==> flow/design.v <==
module sn74hc595_trio_seg8_driver(
    clk,
    rst_n,
    trigger,
    num0,
    num1,
    num2,
    clk_serial,
    data,
    load
);
    input clk;   
    input rst_n;   
    input trigger;   
    input [3:0] num0;   
    input [3:0] num1;   
    input [3:0] num2;   
    output clk_serial;   
    output data;   
    output load;   
    parameter STEP_LENGTH = 8'd250;   
    parameter POINT_POS = 2'd2;   
    localparam CHAR_0 = 8'b1100_0000;
    localparam CHAR_1 = 8'b1111_1001;
    localparam CHAR_2 = 8'b1010_0100;
    localparam CHAR_3 = 8'b1011_0000;
    localparam CHAR_4 = 8'b1001_1001;
    localparam CHAR_5 = 8'b1001_0010;
    localparam CHAR_6 = 8'b1000_0010;
    localparam CHAR_7 = 8'b1111_1000;
    localparam CHAR_8 = 8'b1000_0000;
    localparam CHAR_9 = 8'b1001_0000;
    localparam CHAR_POINT = 8'b0111_1111;   
    localparam CHAR_ON = 8'b1111_1111;   
    localparam CHAR_OFF = 8'b0000_0000;   
    wire clk;
    wire rst_n;
    wire trigger;
    wire [3:0] num0;
    wire [3:0] num1;
    wire [3:0] num2;
    reg clk_serial;
    reg load;
    reg data;
    reg [7:0] dec_temp [2:0];   
    reg [7:0] dec [2:0];   
    reg trigger_d0;   
    reg trigger_d1;
    reg [7:0] buff [2:0];   
    reg [13:0] cnt;
    always @(num0, num1, num2) begin
        case (num0)
            4'd1: dec_temp[0] = CHAR_1;
            4'd2: dec_temp[0] = CHAR_2;
            4'd3: dec_temp[0] = CHAR_3;
            4'd4: dec_temp[0] = CHAR_4;
            4'd5: dec_temp[0] = CHAR_5;
            4'd6: dec_temp[0] = CHAR_6;
            4'd7: dec_temp[0] = CHAR_7;
            4'd8: dec_temp[0] = CHAR_8;
            4'd9: dec_temp[0] = CHAR_9;
            default: dec_temp[0] = CHAR_0;
        endcase
        case (num1)
            4'd1: dec_temp[1] = CHAR_1;
            4'd2: dec_temp[1] = CHAR_2;
            4'd3: dec_temp[1] = CHAR_3;
            4'd4: dec_temp[1] = CHAR_4;
            4'd5: dec_temp[1] = CHAR_5;
            4'd6: dec_temp[1] = CHAR_6;
            4'd7: dec_temp[1] = CHAR_7;
            4'd8: dec_temp[1] = CHAR_8;
            4'd9: dec_temp[1] = CHAR_9;
            default: dec_temp[1] = CHAR_0;
        endcase
        case (num2)
            4'd1: dec_temp[2] = CHAR_1;
            4'd2: dec_temp[2] = CHAR_2;
            4'd3: dec_temp[2] = CHAR_3;
            4'd4: dec_temp[2] = CHAR_4;
            4'd5: dec_temp[2] = CHAR_5;
            4'd6: dec_temp[2] = CHAR_6;
            4'd7: dec_temp[2] = CHAR_7;
            4'd8: dec_temp[2] = CHAR_8;
            4'd9: dec_temp[2] = CHAR_9;
            default: dec_temp[2] = CHAR_0;
        endcase
        case (POINT_POS)
            2'd1: begin
                dec[0] <= dec_temp[0] & CHAR_POINT;
                dec[1] <= dec_temp[1];
                dec[2] <= dec_temp[2];
            end
            2'd2: begin
                dec[0] <= dec_temp[0];
                dec[1] <= dec_temp[1] & CHAR_POINT;
                dec[2] <= dec_temp[2];
            end
            2'd3: begin
                dec[0] <= dec_temp[0];
                dec[1] <= dec_temp[1];
                dec[2] <= dec_temp[2] & CHAR_POINT;
            end
            default: begin
                dec[0] <= dec_temp[0];
                dec[1] <= dec_temp[1];
                dec[2] <= dec_temp[2];
            end
        endcase
    end
    always @(negedge rst_n or posedge clk) begin
        if (~rst_n) begin
            trigger_d0 <= 1'b0;
            trigger_d1 <= 1'b0;
        end
        else begin
            trigger_d0 <= trigger;
            trigger_d1 <= trigger_d0;
        end
    end
    always @(negedge rst_n or posedge clk) begin
        if (~rst_n) begin
            buff[0] <= 8'b0;
            buff[1] <= 8'b0;
            buff[2] <= 8'b0;
        end
        else if (trigger_d0 & (~trigger_d1)) begin
            buff[0] <= dec[0];
            buff[1] <= dec[1];
            buff[2] <= dec[2];
        end
        else begin
            buff[0] <= buff[0];
            buff[1] <= buff[1];
            buff[2] <= buff[2];
        end
    end
    always @(negedge rst_n or posedge clk) begin
        if (~rst_n)
            cnt <= 14'b0;
        else if (trigger_d0 & (~trigger_d1))
            cnt <= 14'b0;
        else begin
            if (cnt < STEP_LENGTH * 48)
                cnt <= cnt + 1;
            else
                cnt <= cnt;
        end
    end
    always @(negedge rst_n or posedge clk) begin
        if (~rst_n)
            clk_serial <= 1'b0;
        else begin
            case (cnt)
                14'b0: clk_serial <= 1'b0;
                STEP_LENGTH * 1 - 1: clk_serial <= 1'b1;
                STEP_LENGTH * 2 - 1: clk_serial <= 1'b0;
                STEP_LENGTH * 3 - 1: clk_serial <= 1'b1;
                STEP_LENGTH * 4 - 1: clk_serial <= 1'b0;
                STEP_LENGTH * 5 - 1: clk_serial <= 1'b1;
                STEP_LENGTH * 6 - 1: clk_serial <= 1'b0;
                STEP_LENGTH * 7 - 1: clk_serial <= 1'b1;
                STEP_LENGTH * 8 - 1: clk_serial <= 1'b0;
                STEP_LENGTH * 9 - 1: clk_serial <= 1'b1;
                STEP_LENGTH * 10 - 1: clk_serial <= 1'b0;
                STEP_LENGTH * 11 - 1: clk_serial <= 1'b1;
                STEP_LENGTH * 12 - 1: clk_serial <= 1'b0;
                STEP_LENGTH * 13 - 1: clk_serial <= 1'b1;
                STEP_LENGTH * 14 - 1: clk_serial <= 1'b0;
                STEP_LENGTH * 15 - 1: clk_serial <= 1'b1;
                STEP_LENGTH * 16 - 1: clk_serial <= 1'b0;
                STEP_LENGTH * 17 - 1: clk_serial <= 1'b1;
                STEP_LENGTH * 18 - 1: clk_serial <= 1'b0;
                STEP_LENGTH * 19 - 1: clk_serial <= 1'b1;
                STEP_LENGTH * 20 - 1: clk_serial <= 1'b0;
                STEP_LENGTH * 21 - 1: clk_serial <= 1'b1;
                STEP_LENGTH * 22 - 1: clk_serial <= 1'b0;
                STEP_LENGTH * 23 - 1: clk_serial <= 1'b1;
                STEP_LENGTH * 24 - 1: clk_serial <= 1'b0;
                STEP_LENGTH * 25 - 1: clk_serial <= 1'b1;
                STEP_LENGTH * 26 - 1: clk_serial <= 1'b0;
                STEP_LENGTH * 27 - 1: clk_serial <= 1'b1;
                STEP_LENGTH * 28 - 1: clk_serial <= 1'b0;
                STEP_LENGTH * 29 - 1: clk_serial <= 1'b1;
                STEP_LENGTH * 30 - 1: clk_serial <= 1'b0;
                STEP_LENGTH * 31 - 1: clk_serial <= 1'b1;
                STEP_LENGTH * 32 - 1: clk_serial <= 1'b0;
                STEP_LENGTH * 33 - 1: clk_serial <= 1'b1;
                STEP_LENGTH * 34 - 1: clk_serial <= 1'b0;
                STEP_LENGTH * 35 - 1: clk_serial <= 1'b1;
                STEP_LENGTH * 36 - 1: clk_serial <= 1'b0;
                STEP_LENGTH * 37 - 1: clk_serial <= 1'b1;
                STEP_LENGTH * 38 - 1: clk_serial <= 1'b0;
                STEP_LENGTH * 39 - 1: clk_serial <= 1'b1;
                STEP_LENGTH * 40 - 1: clk_serial <= 1'b0;
                STEP_LENGTH * 41 - 1: clk_serial <= 1'b1;
                STEP_LENGTH * 42 - 1: clk_serial <= 1'b0;
                STEP_LENGTH * 43 - 1: clk_serial <= 1'b1;
                STEP_LENGTH * 44 - 1: clk_serial <= 1'b0;
                STEP_LENGTH * 45 - 1: clk_serial <= 1'b1;
                STEP_LENGTH * 46 - 1: clk_serial <= 1'b0;
                STEP_LENGTH * 47 - 1: clk_serial <= 1'b1;
                STEP_LENGTH * 48 - 1: clk_serial <= 1'b0;
                default: clk_serial <= clk_serial;
            endcase
        end
    end
    always @(negedge rst_n or posedge clk) begin
        if (~rst_n)
            data <= 1'b0;
        else begin
            case (cnt)
                14'b0: data <= buff[2][7];
                STEP_LENGTH * 2 - 1: data <= buff[2][6];
                STEP_LENGTH * 4 - 1: data <= buff[2][5];
                STEP_LENGTH * 6 - 1: data <= buff[2][4];
                STEP_LENGTH * 8 - 1: data <= buff[2][3];
                STEP_LENGTH * 10 - 1: data <= buff[2][2];
                STEP_LENGTH * 12 - 1: data <= buff[2][1];
                STEP_LENGTH * 14 - 1: data <= buff[2][0];
                STEP_LENGTH * 16 - 1: data <= buff[1][7];
                STEP_LENGTH * 18 - 1: data <= buff[1][6];
                STEP_LENGTH * 20 - 1: data <= buff[1][5];
                STEP_LENGTH * 22 - 1: data <= buff[1][4];
                STEP_LENGTH * 24 - 1: data <= buff[1][3];
                STEP_LENGTH * 26 - 1: data <= buff[1][2];
                STEP_LENGTH * 28 - 1: data <= buff[1][1];
                STEP_LENGTH * 30 - 1: data <= buff[1][0];
                STEP_LENGTH * 32 - 1: data <= buff[0][7];
                STEP_LENGTH * 34 - 1: data <= buff[0][6];
                STEP_LENGTH * 36 - 1: data <= buff[0][5];
                STEP_LENGTH * 38 - 1: data <= buff[0][4];
                STEP_LENGTH * 40 - 1: data <= buff[0][3];
                STEP_LENGTH * 42 - 1: data <= buff[0][2];
                STEP_LENGTH * 44 - 1: data <= buff[0][1];
                STEP_LENGTH * 46 - 1: data <= buff[0][0];
                default: data <= data;
            endcase
        end
    end
    always @(negedge rst_n or posedge clk) begin
        if (~rst_n)
            load <= 1'b0;
        else if (cnt == STEP_LENGTH * 48 - 1)
            load <= 1'b1;
        else
            load <= 1'b0;
    end
endmodule
# Step by step through the tools: sn74hc595_trio_seg8_driver
# The steps from the RTL of sn74hc595_trio_seg8_driver to its reports follow in flow order.
# Lines are those of the file above, counted from 1.
# Operators carry their Yosys type and port widths (W data, S select, Z words).
# Library cell names are shortened.
# The mark - stands for no value.
# setup
top_module	sn74hc595_trio_seg8_driver
clock	clk
cell_library	sky130hd
corner	tt_025C_1v80

# Elaborated design
# Counts by Yosys on the flattened word-level netlist (proc, flatten, opt, wreduce). Print and check cells are left out.
# Memory sizes are those after Yosys's memory passes, which may raise the word count (mostly to a power of two), join words into wider ones and drop unused or constant bits.
# bits
in_bits	15
romBits	336
output_inout_bits	3
ff_bits	35
clocked_rd_ports_x_width	21
mem_count	3
elab_cells	77
# classes
cmp	1
n_addsub	1
n_eq	48
reduce_and_logical	9
n_mux	5
n_logic	2
# memory_table
name	size	word_bits	rd	wr	line	source
(no name shown)	16	7	1	0	52	case (num0)
(no name shown)	16	7	1	0	64	case (num1)
(no name shown)	16	7	1	0	76	case (num2)
# op_table
operator	n
$eq A14 B13 Y1 const B	16
$eq A14 B14 Y1 const B	16
$eq A14 B12 Y1 const B	8
$eq A14 B11 Y1 const B	4
$eq A14 B10 Y1 const B	2
$mux W14	2
$reduce_or A25 Y1	1
$reduce_bool A24 Y1	1
$reduce_or A24 Y1	1
$pmux W1 S24	1
$add A14 B1 Y14 const B	1
$lt A14 B14 Y1 const B	1
$eq A14 B8 Y1 const B	1
$eq A14 B9 Y1 const B	1
$logic_not A14 Y1	1
$reduce_bool A2 Y1	2
$logic_not A1 Y1	3
$pmux W1 S2	1
$and A1 B1 Y1	1
$not A1 Y1	1
$mux W1	1

# Depth
# Longest topological path by Yosys (ltp), each cell counted once; first at word level (registers and memories cut), then after technology mapping (sequential cells cut; the memories' decode and read muxes count).
# depth
ltp_word	3
ABC_AREA	0
mapped_depth	8
mapped_depth_nobuf	8

# After synthesis
# Source: synth_stat.txt of the flow (Yosys; design flattened, memories mapped). It holds for the ABC_AREA given above (unset counts as 0); a run with the other value may have another netlist.
# Totals and module areas in this step are rounded.
# mapped
area_um2	3173
cell_count	381
seq_area_um2	1026
ffs	41
# types
type	n	area_total_um2
dfrtp_1	41	1.03E+03
ha_1	15	187.68
nor2_1	35	131.376
nand2_1	32	120.115
clkbuf_1	31	116.362
xnor2_1	11	96.342
mux2i_1	8	80.077
inv_1	20	75.072
a22o_1	8	70.067
nor4_1	11	68.816
o21ai_0	13	65.062
nor3_1	12	60.058
nand2b_1	9	56.304
nand3_1	11	55.053
a21oi_1	10	50.048
nand4_1	8	50.048
nor2b_1	8	50.048
nand4bb_1	4	45.043
# Other cell types: 45; their cells: 94.

# Worst setup path after synthesis
# Path of least setup slack by OpenSTA after synthesis, without wires, with an ideal clock, recovery checks aside; 20% of the period is set as input and as output delay. Where synthesis merged equal registers, the netlist keeps one of their names.
# synth_path
path_type	register to register
from	reg cnt[8]
to	reg clk_serial
t_first_pin_ps	0
t_arrival_ps	2119
path_stages	7
period_ps	2190
delay_ps	2186
setup_slack_ps	4
setup_ps	67
path_buffers	0
synth_period_reached_ps	2186
# "delay_ps" is the arrival time less input delay plus setup time.
# "path_stages" counts driving pins, that of a launching flip-flop among them; a cell with two outputs on the path counts twice.
# "synth_period_reached_ps" is the clock period less the worst setup slack; recovery checks do not enter. This is arithmetic on one report: input and output delays are still those of the set period (20% each).
# The rows between start and end are the longest chain of elaborated cells between them; the timing report does not say that the signal goes this way. Where chains are equally long, one stands for them.
# Each line given opens the expression or statement behind the cell; cells for indexed reads and writes are added by Yosys, which also makes memories of some case tables.
# At most two assigning lines are given for a register; there are more.
# synth_via
path_cell_list	dfrtp_1 -> or4b_4 -> or4b_4 -> a221oi_2 -> a21oi_1 -> o311ai_1 -> and3_1
elab_chain_cells	3
cells_between	53
cone_classes	48 x eq/ne; 1 x mux; 4 x reduce/logical
# synth_rtl
element	line	source
start, declared	50	reg [13:0] cnt;
start, assigned	145	cnt <= cnt + 1;
start, assigned	147	cnt <= cnt;
$eq A14 B14 Y1	154	case (cnt)
$reduce_or A25 Y1	-
$pmux W1 S2	154
end, assigned	155	14'b0: clk_serial <= 1'b0;
end, assigned	204	default: clk_serial <= clk_serial;
end, declared	18	output clk_serial;

# Worst path after layout
# Path of least setup slack in the final report of run A (OpenROAD, finished layout, wires in). Where an end is a register, its clock arrival counts in the times.
# The report prints the path's times to 10 ps; the period is as set.
# layout_path
path_type	register to register
from	reg cnt[7]
to	reg clk_serial
t_arrival_ps	2540
path_buffers	0
path_stages	7
setup_ps	110
t_first_pin_ps	280
period_ps	2540
setup_slack_ps	180
# The rows between start and end are the longest chain of elaborated cells between them; the timing report does not say that the signal goes this way. Where chains are equally long, one stands for them.
# At most two assigning lines are given for a register; there are more.
# layout_via
path_cell_list	dfrtp_1 -> nor4bb_1 -> nor2_1 -> o32a_1 -> nor2_1 -> nor3_1 -> and3_1
elab_chain_cells	3
cells_between	53
cone_classes	48 x eq/ne; 1 x mux; 4 x reduce/logical
# layout_rtl
element	line	source
start, declared	50	reg [13:0] cnt;
start, assigned	145	cnt <= cnt + 1;
start, assigned	147	cnt <= cnt;
$eq A14 B14 Y1	154	case (cnt)
$reduce_or A25 Y1	-
$pmux W1 S2	154
end, assigned	155	14'b0: clk_serial <= 1'b0;
end, assigned	204	default: clk_serial <= clk_serial;
end, declared	18	output clk_serial;

# 2 stored runs of sn74hc595_trio_seg8_driver in the flow (synthesis by Yosys, layout by OpenROAD, sky130hd cells), in arbitrary order. Constraints: input delay and output delay 20% of the set period each, output load 0.01 pF.
# By "achievedPeriod_ps" is meant the clock period of the run minus its worst setup slack. This is arithmetic on one report: input and output delays are still those of the set period (20% each).
# "worst_setup_path_time_ps": the worst setup path's part of the clock period (all of it between registers, 20% less for each end at a port) less its slack. A launch clock that arrives late makes it longer, a capture clock that arrives late makes it shorter.
# By "fin_power_mw" is meant OpenSTA's value without simulated activity: inputs other than the clock are taken to toggle once in ten clock periods, and the tool carries that through the logic.
# "worst_setup_path_time_ps" is given in steps of 10 ps.
# Measured values are rounded.
# Among the settings, . means not set for that run.
run	period_ns	CORE_UTILIZATION	PLACE_DENSITY	CORE_ASPECT_RATIO	CORE_MARGIN	ABC_AREA	GPL_TIMING_DRIVEN	GPL_ROUTABILITY_DRIVEN	CAP_MARGIN	MAX_ROUTING_LAYER	SLEW_MARGIN	SETUP_SLACK_MARGIN	PLACE_DENSITY_LB_ADDON	TNS_END_PERCENT	worst_setup_path_time_ps	worst_setup_path_type	utilization_pct	synth_area_um2	achievedPeriod_ps	fin_power_mw	design.die.area_um2	cell_area_final_um2	fin_tns_ps	fin_ws_ps
run A	2.54	23	0.8	0.86	5	0	1	0	40	met5	20	.	.	.	2360	register to register	28.1	3173	2364	1.768	16250	3777	0	176
run B	1.52	27	.	.	3	.	0	.	20	met4	35	0.4	0.02	100	2340	register to register	41.6	3173	2340	3.396	13090	4652	-8831	-820
